==> flow/design.v <==
module crc # (
    parameter DATA_WIDTH = 8,                        
    parameter CRC_WIDTH = 16,                        
    parameter [CRC_WIDTH-1:0] POLYNOMIAL = 16'h1021, 
    parameter [CRC_WIDTH-1:0] SEED_VAL = 16'h0,      
    parameter OUTPUT_EXOR = 16'h0                    
) (
    input CLK,                           
    input RESET_N,                       
    input IN_CLR,                        
    input IN_ENA,                        
    input [DATA_WIDTH-1:0] IN_DATA,      
    output [CRC_WIDTH-1:0] OUT_CRC       
);
    reg [CRC_WIDTH-1:0] crc_reg;
    function [CRC_WIDTH-1:0] crc_calc;
        input [CRC_WIDTH-1:0] in_crc;
        input in_data;
        integer i;
    begin
        for (i = 0; i < CRC_WIDTH; i = i + 1) begin
                crc_calc[i] = 1'b0;
            if (i != 0)
                crc_calc[i] = in_crc[i-1];
            if (POLYNOMIAL[i])
                crc_calc[i] = crc_calc[i] ^ in_crc[CRC_WIDTH-1] ^ in_data;
        end
    end
    endfunction
    function [CRC_WIDTH-1:0] crc_calc_l;
        input [CRC_WIDTH-1:0] in_crc;
        input [DATA_WIDTH-1:0] in_data;
        integer i;
        begin
            crc_calc_l = in_crc;
            for (i = 0; i < DATA_WIDTH; i = i + 1) begin
                crc_calc_l = crc_calc(crc_calc_l, in_data[(DATA_WIDTH-1)-i]);
            end
        end
    endfunction
    always @(posedge CLK or negedge RESET_N) begin
        if (~RESET_N)
            crc_reg <= SEED_VAL;
        else begin
            if (IN_CLR)
                crc_reg <= SEED_VAL;
            else if (IN_ENA)
                crc_reg <= crc_calc_l(crc_reg, {IN_DATA[0], IN_DATA[1], IN_DATA[2], IN_DATA[3]});  
        end
    end
    assign OUT_CRC = crc_reg ^ OUTPUT_EXOR;
endmodule
module ethernetFrameGen (
    input   wire            i_clk,           
    input   wire            i_res_n,         
    input   wire            i_tx_trig,       
    input   wire    [31:0]  i_tx_data,       
    output  wire            o_mii_tx_clk,    
    output  wire            o_mii_tx_en,     
    output  wire    [3:0]   o_mii_txd        
);
    parameter EtherDestinationMAC   = 48'hFFFFFFFFFFFF;  
    parameter EtherSourceMAC        = 48'h123456789ABC;  
    parameter EtherType             = 16'h0800;  
    parameter UDPsourcePortNum      = 16'd1024;
    parameter UDPdestinationPortNum = 16'd1024;
    parameter UDPlength             = 16'd26;    
    parameter UDPchecksum           = 16'd0;     
    parameter IPversion             = 4'd4;      
    parameter IPIHL                 = 4'd5;      
    parameter IPtypeOfService       = 8'h0;
    parameter IPtotalLength         = 16'd20 + UDPlength;    
    parameter IPsource_1            = 8'd192;
    parameter IPsource_2            = 8'd168;
    parameter IPsource_3            = 8'd37;
    parameter IPsource_4            = 8'd24;
    parameter IPdestination_1       = 8'd192;
    parameter IPdestination_2       = 8'd168;
    parameter IPdestination_3       = 8'd37;
    parameter IPdestination_4       = 8'd20;
    parameter IPchecksum1 = 32'h0000C53F + (IPsource_1 << 8) + IPsource_2 + (IPsource_3 << 8) + IPsource_4 + 
                            (IPdestination_1 << 8) + IPdestination_2 + (IPdestination_3 << 8) + (IPdestination_4);
    parameter IPchecksum2 =  ((IPchecksum1 & 32'h0000FFFF) + (IPchecksum1 >> 16));
    parameter IPchecksum3 = ~((IPchecksum2 & 32'h0000FFFF) + (IPchecksum2 >> 16));
    reg     [ 3:0]  r_4b_data;
    reg             r_tx_en;
    reg             r_busy;
    reg     [ 7:0]  r_state;
    always @(posedge i_clk or negedge i_res_n) begin
        if (~i_res_n) begin
            r_4b_data <= 4'd0;
            r_tx_en <= 1'b0;
            r_busy <= 1'b0;
            r_state <= 8'd0;
        end else begin
            if (i_tx_trig & ~r_busy) begin
                r_busy <= 1'b1;
                r_state <= 8'd0;
            end else if (r_busy) begin
                r_state <= r_state + 8'd1;
                case (r_state)
                    8'd0: begin
                        r_tx_en <= 1'b1;
                        r_4b_data <= 4'h5;       
                    end
                    8'd15: r_4b_data <= 4'hD;    
                    8'd16: r_4b_data <= EtherDestinationMAC[43:40];
                    8'd17: r_4b_data <= EtherDestinationMAC[47:44];
                    8'd18: r_4b_data <= EtherDestinationMAC[35:32];
                    8'd19: r_4b_data <= EtherDestinationMAC[39:36];
                    8'd20: r_4b_data <= EtherDestinationMAC[27:24];
                    8'd21: r_4b_data <= EtherDestinationMAC[31:28];
                    8'd22: r_4b_data <= EtherDestinationMAC[19:16];
                    8'd23: r_4b_data <= EtherDestinationMAC[23:20];
                    8'd24: r_4b_data <= EtherDestinationMAC[11:8];
                    8'd25: r_4b_data <= EtherDestinationMAC[15:12];
                    8'd26: r_4b_data <= EtherDestinationMAC[3:0];
                    8'd27: r_4b_data <= EtherDestinationMAC[7:4];
                    8'd28: r_4b_data <= EtherSourceMAC[43:40];
                    8'd29: r_4b_data <= EtherSourceMAC[47:44];
                    8'd30: r_4b_data <= EtherSourceMAC[35:32];
                    8'd31: r_4b_data <= EtherSourceMAC[39:36];
                    8'd32: r_4b_data <= EtherSourceMAC[27:24];
                    8'd33: r_4b_data <= EtherSourceMAC[31:28];
                    8'd34: r_4b_data <= EtherSourceMAC[19:16];
                    8'd35: r_4b_data <= EtherSourceMAC[23:20];
                    8'd36: r_4b_data <= EtherSourceMAC[11:8];
                    8'd37: r_4b_data <= EtherSourceMAC[15:12];
                    8'd38: r_4b_data <= EtherSourceMAC[3:0];
                    8'd39: r_4b_data <= EtherSourceMAC[7:4];
                    8'd40: r_4b_data <= EtherType[11:8];
                    8'd41: r_4b_data <= EtherType[15:12];
                    8'd42: r_4b_data <= EtherType[3:0];
                    8'd43: r_4b_data <= EtherType[7:4];
                    8'd44: r_4b_data <= IPIHL[3:0];
                    8'd45: r_4b_data <= IPversion[3:0];
                    8'd46: r_4b_data <= IPtypeOfService[3:0];
                    8'd47: r_4b_data <= IPtypeOfService[7:4];
                    8'd48: r_4b_data <= IPtotalLength[11:8];
                    8'd49: r_4b_data <= IPtotalLength[15:12];
                    8'd50: r_4b_data <= IPtotalLength[3:0];
                    8'd51: r_4b_data <= IPtotalLength[7:4];
                    8'd52: r_4b_data <= 4'h0;
                    8'd53: r_4b_data <= 4'h0;
                    8'd54: r_4b_data <= 4'h0;
                    8'd55: r_4b_data <= 4'h0;
                    8'd56: r_4b_data <= 4'h0;
                    8'd57: r_4b_data <= 4'h0;
                    8'd58: r_4b_data <= 4'h0;
                    8'd59: r_4b_data <= 4'h0;
                    8'd60: r_4b_data <= 4'h0;
                    8'd61: r_4b_data <= 4'h8;
                    8'd62: r_4b_data <= 4'h1;
                    8'd63: r_4b_data <= 4'h1;
                    8'd64: r_4b_data <= IPchecksum3[11:8];
                    8'd65: r_4b_data <= IPchecksum3[15:12];
                    8'd66: r_4b_data <= IPchecksum3[3:0];
                    8'd67: r_4b_data <= IPchecksum3[7:4];
                    8'd68: r_4b_data <= IPsource_1[3:0];
                    8'd69: r_4b_data <= IPsource_1[7:4];
                    8'd70: r_4b_data <= IPsource_2[3:0];
                    8'd71: r_4b_data <= IPsource_2[7:4];
                    8'd72: r_4b_data <= IPsource_3[3:0];
                    8'd73: r_4b_data <= IPsource_3[7:4];
                    8'd74: r_4b_data <= IPsource_4[3:0];
                    8'd75: r_4b_data <= IPsource_4[7:4];
                    8'd76: r_4b_data <= IPdestination_1[3:0];
                    8'd77: r_4b_data <= IPdestination_1[7:4];
                    8'd78: r_4b_data <= IPdestination_2[3:0];
                    8'd79: r_4b_data <= IPdestination_2[7:4];
                    8'd80: r_4b_data <= IPdestination_3[3:0];
                    8'd81: r_4b_data <= IPdestination_3[7:4];
                    8'd82: r_4b_data <= IPdestination_4[3:0];
                    8'd83: r_4b_data <= IPdestination_4[7:4];
                    8'd84: r_4b_data <= UDPsourcePortNum[11:8];
                    8'd85: r_4b_data <= UDPsourcePortNum[15:12];
                    8'd86: r_4b_data <= UDPsourcePortNum[3:0];
                    8'd87: r_4b_data <= UDPsourcePortNum[7:4];
                    8'd88: r_4b_data <= UDPdestinationPortNum[11:8];
                    8'd89: r_4b_data <= UDPdestinationPortNum[15:12];
                    8'd90: r_4b_data <= UDPdestinationPortNum[3:0];
                    8'd91: r_4b_data <= UDPdestinationPortNum[7:4];
                    8'd92: r_4b_data <= UDPlength[11:8];
                    8'd93: r_4b_data <= UDPlength[15:12];
                    8'd94: r_4b_data <= UDPlength[3:0];
                    8'd95: r_4b_data <= UDPlength[7:4];
                    8'd96: r_4b_data <= UDPchecksum[11:8];
                    8'd97: r_4b_data <= UDPchecksum[15:12];
                    8'd98: r_4b_data <= UDPchecksum[3:0];
                    8'd99: r_4b_data <= UDPchecksum[7:4];
                    8'd100: r_4b_data <= i_tx_data[27:24];
                    8'd101: r_4b_data <= i_tx_data[31:28];
                    8'd102: r_4b_data <= i_tx_data[19:16];
                    8'd103: r_4b_data <= i_tx_data[23:20];
                    8'd104: r_4b_data <= i_tx_data[11: 8];
                    8'd105: r_4b_data <= i_tx_data[15:12];
                    8'd106: r_4b_data <= i_tx_data[ 3: 0];
                    8'd107: r_4b_data <= i_tx_data[ 7: 4];
                    8'd108: r_4b_data <= 4'h0;   
                    (8'd92 + (UDPlength * 2)): begin
                        r_tx_en <= 1'b0;
                        r_busy <= 1'b0;
                    end
                endcase
            end
        end
    end
    reg             r_crc_en;
    wire    [31:0]  w_crc_out;
    always @(posedge i_clk or negedge i_res_n) begin
        if (~i_res_n) begin
            r_crc_en <= 1'b0;
        end else begin
            if (r_state == 8'd16) r_crc_en <= 1'b1;                          
            if (r_state == (8'd84  + (UDPlength * 2))) r_crc_en <= 1'b0;     
        end
    end
    crc crc (
        .CLK ( i_clk ),
        .RESET_N ( i_res_n ),
        .IN_CLR ( r_state == 8'd0 ),
        .IN_ENA ( r_crc_en ),
        .IN_DATA ( r_4b_data[3:0] ),
        .OUT_CRC ( w_crc_out[31:0] )
    );
    defparam crc.DATA_WIDTH     = 4;
    defparam crc.CRC_WIDTH      = 32;
    defparam crc.POLYNOMIAL     = 32'h04C11DB7;
    defparam crc.SEED_VAL       = 32'hFFFFFFFF;
    defparam crc.OUTPUT_EXOR    = 32'hFFFFFFFF;
    assign o_mii_txd = (r_state == (8'd85 + (UDPlength * 2))) ? {w_crc_out[28], w_crc_out[29], w_crc_out[30], w_crc_out[31]} :
                       (r_state == (8'd86 + (UDPlength * 2))) ? {w_crc_out[24], w_crc_out[25], w_crc_out[26], w_crc_out[27]} :
                       (r_state == (8'd87 + (UDPlength * 2))) ? {w_crc_out[20], w_crc_out[21], w_crc_out[22], w_crc_out[23]} :
                       (r_state == (8'd88 + (UDPlength * 2))) ? {w_crc_out[16], w_crc_out[17], w_crc_out[18], w_crc_out[19]} :
                       (r_state == (8'd89 + (UDPlength * 2))) ? {w_crc_out[12], w_crc_out[13], w_crc_out[14], w_crc_out[15]} :
                       (r_state == (8'd90 + (UDPlength * 2))) ? {w_crc_out[ 8], w_crc_out[ 9], w_crc_out[10], w_crc_out[11]} :
                       (r_state == (8'd91 + (UDPlength * 2))) ? {w_crc_out[ 4], w_crc_out[ 5], w_crc_out[ 6], w_crc_out[ 7]} :
                       (r_state == (8'd92 + (UDPlength * 2))) ? {w_crc_out[ 0], w_crc_out[ 1], w_crc_out[ 2], w_crc_out[ 3]} :
                       r_4b_data;
    assign o_mii_tx_clk = i_clk;
    assign o_mii_tx_en = r_tx_en;
endmodule
# Reports on ethernetFrameGen
# Tool output for the design above, in the order of the flow.
# Lines are those of the file above, counted from 1.
# Operators carry their Yosys type and port widths (W data, S select, Z words).
# Library cell names are shortened.
# The mark n/a stands for no value.
# design
design	ethernetFrameGen
clk_port	i_clk
cell_library	sky130hd
lib_corner	tt_025C_1v80

# Word-level counts
# Source: Yosys, flattened and elaborated, memories not mapped. Widths are those after wreduce. Registers that Yosys merges into a memory's read port (data or address) are not register bits. Print and check cells do not count. Equal cells are merged and count once.
# bits
regBits	47
in_bits	35
output_inout_bits	6
elab_cells	369
# op_classes
addsub	1
equal	103
muxes	129
bitwise	112
reduce_logical	18
# op_table
op	count
$eq A8 B7 Y1 const B	45
$eq A8 B6 Y1 const B	32
$eq A8 B5 Y1 const B	16
$mux W1	115
$xor A1 B1 Y1	108
$pmux W4 S24	1
$eq A8 B8 Y1 const B	9
$mux W32	2
$not A32 Y32	1
$mux W4	8
$reduce_or A31 Y1	1
$reduce_bool A24 Y1	1
$reduce_or A6 Y1	3
$mux W8	2
$reduce_or A13 Y1	1
$reduce_or A5 Y1	2
$reduce_bool A2 Y1	4
$add A8 B1 Y8 const B	1
$eq A8 B4 Y1 const B	1
$logic_not A8 Y1	1
$reduce_and A3 Y1	2
$reduce_or A4 Y1	1
$reduce_or A3 Y1	1
$not A1 Y1	2
$reduce_or A2 Y1	1
$pmux W1 S2	1
$and A1 B1 Y1	1

# Longest topological paths
# Yosys ltp: most cells in a row. Word level: on the elaborated netlist, between registers, memories and ports. Mapped: between sequential cells and ports; inverters and the memories' decode and read muxes count.
# depth
word_depth	14
abc_area	0
ltp_mapped	11
ltp_nobuf	9

# Synthesis result
# Source: synth_stat.txt of the flow (Yosys; design flattened, memories mapped). It holds for the ABC_AREA given above (unset counts as 0); a run with the other value may have another netlist.
# Totals and module areas in this step are rounded.
# types
type	count	area_total_um2
dfstp_2	32	840.806
dfrtp_1	15	375.36
nand2_1	86	322.81
o21ai_0	47	235.226
xor2_1	20	175.168
xnor2_1	19	166.41
a21oi_1	25	125.12
nor2_1	26	97.594
clkbuf_1	25	93.84
mux2i_1	9	90.086
o211ai_1	11	82.579
ha_1	6	75.072
a22o_1	7	61.309
nand3_1	11	55.053
o22ai_1	7	43.792
inv_1	10	37.536
nand4_1	6	37.536
a221oi_1	4	35.034
# Not listed: further types 47, cells in them 97.
# synth_totals
stdcells	463
synth_area_um2	3721
seqArea_um2	1216
ff_cells	47
buf_cells	40
# By module: a second synthesis without flattening, with its own total; a netlist apart from the flattened one above.
# unflattened
hier_cells	466
area_unflattened_um2	3994
# Each row is one instance without its submodules.
# modules
module	n_inst	cells	mod_area_um2	seq_area_um2
ethernetFrameGen	1	288	2177	375.4
crc	1	178	1817	840.8

# Design ethernetFrameGen on sky130hd. What follows are 2 stored runs of the flow, each under its own settings; their order means nothing. The constraints put input and output delay at 20% of the set period each and load the outputs with 0.01 pF.
# "clock_period_reached_ps": clock period set for the run, less the worst setup slack. It is reckoned from that one timing run; input and output delays stay at 20% of the period that was set.
# By "worst_path_time_ps" is meant the share of the clock period that the worst setup path is allowed (20% is reserved at inputs, 20% at outputs), minus its slack. Clock arrival times at its registers enter into it.
# By "power_total_mw" is meant OpenSTA's value without simulated activity: inputs other than the clock are taken to toggle once in ten clock periods, and the tool carries that through the logic.
# "worst_path_time_ps" is known to 10 ps.
# The measured numbers are rounded.
# Settings: . = not set for that run.
run name	period_ns	CORE_UTILIZATION	SETUP_SLACK_MARGIN	PLACE_DENSITY_LB_ADDON	HOLD_SLACK_MARGIN	CORE_MARGIN	CELL_PAD_IN_SITES_GLOBAL_PLACEMENT	TNS_END_PERCENT	ABC_AREA	GPL_ROUTABILITY_DRIVEN	CAP_MARGIN	SLEW_MARGIN	CORE_ASPECT_RATIO	synthArea_um2	dieArea_um2	finish.stdcell_area_um2	post_route_util_pct	final_setup_ws_ps	setupTns_ps	power_total_mw	clock_period_reached_ps	worst_path_time_ps	critical_path_type
job 1	2.79	58	0.31	0.12	0.22	2	0	5	0	1	20	40	.	3721	7072	4679	74.5	-576	-2734	7.170	3366	2810	reg2out
job 2	2.55	15	0.2	0.13	.	2	.	.	.	1	20	20	1.73	3721	26130	5393	22.2	-649	-4062	8.932	3199	2690	reg2out
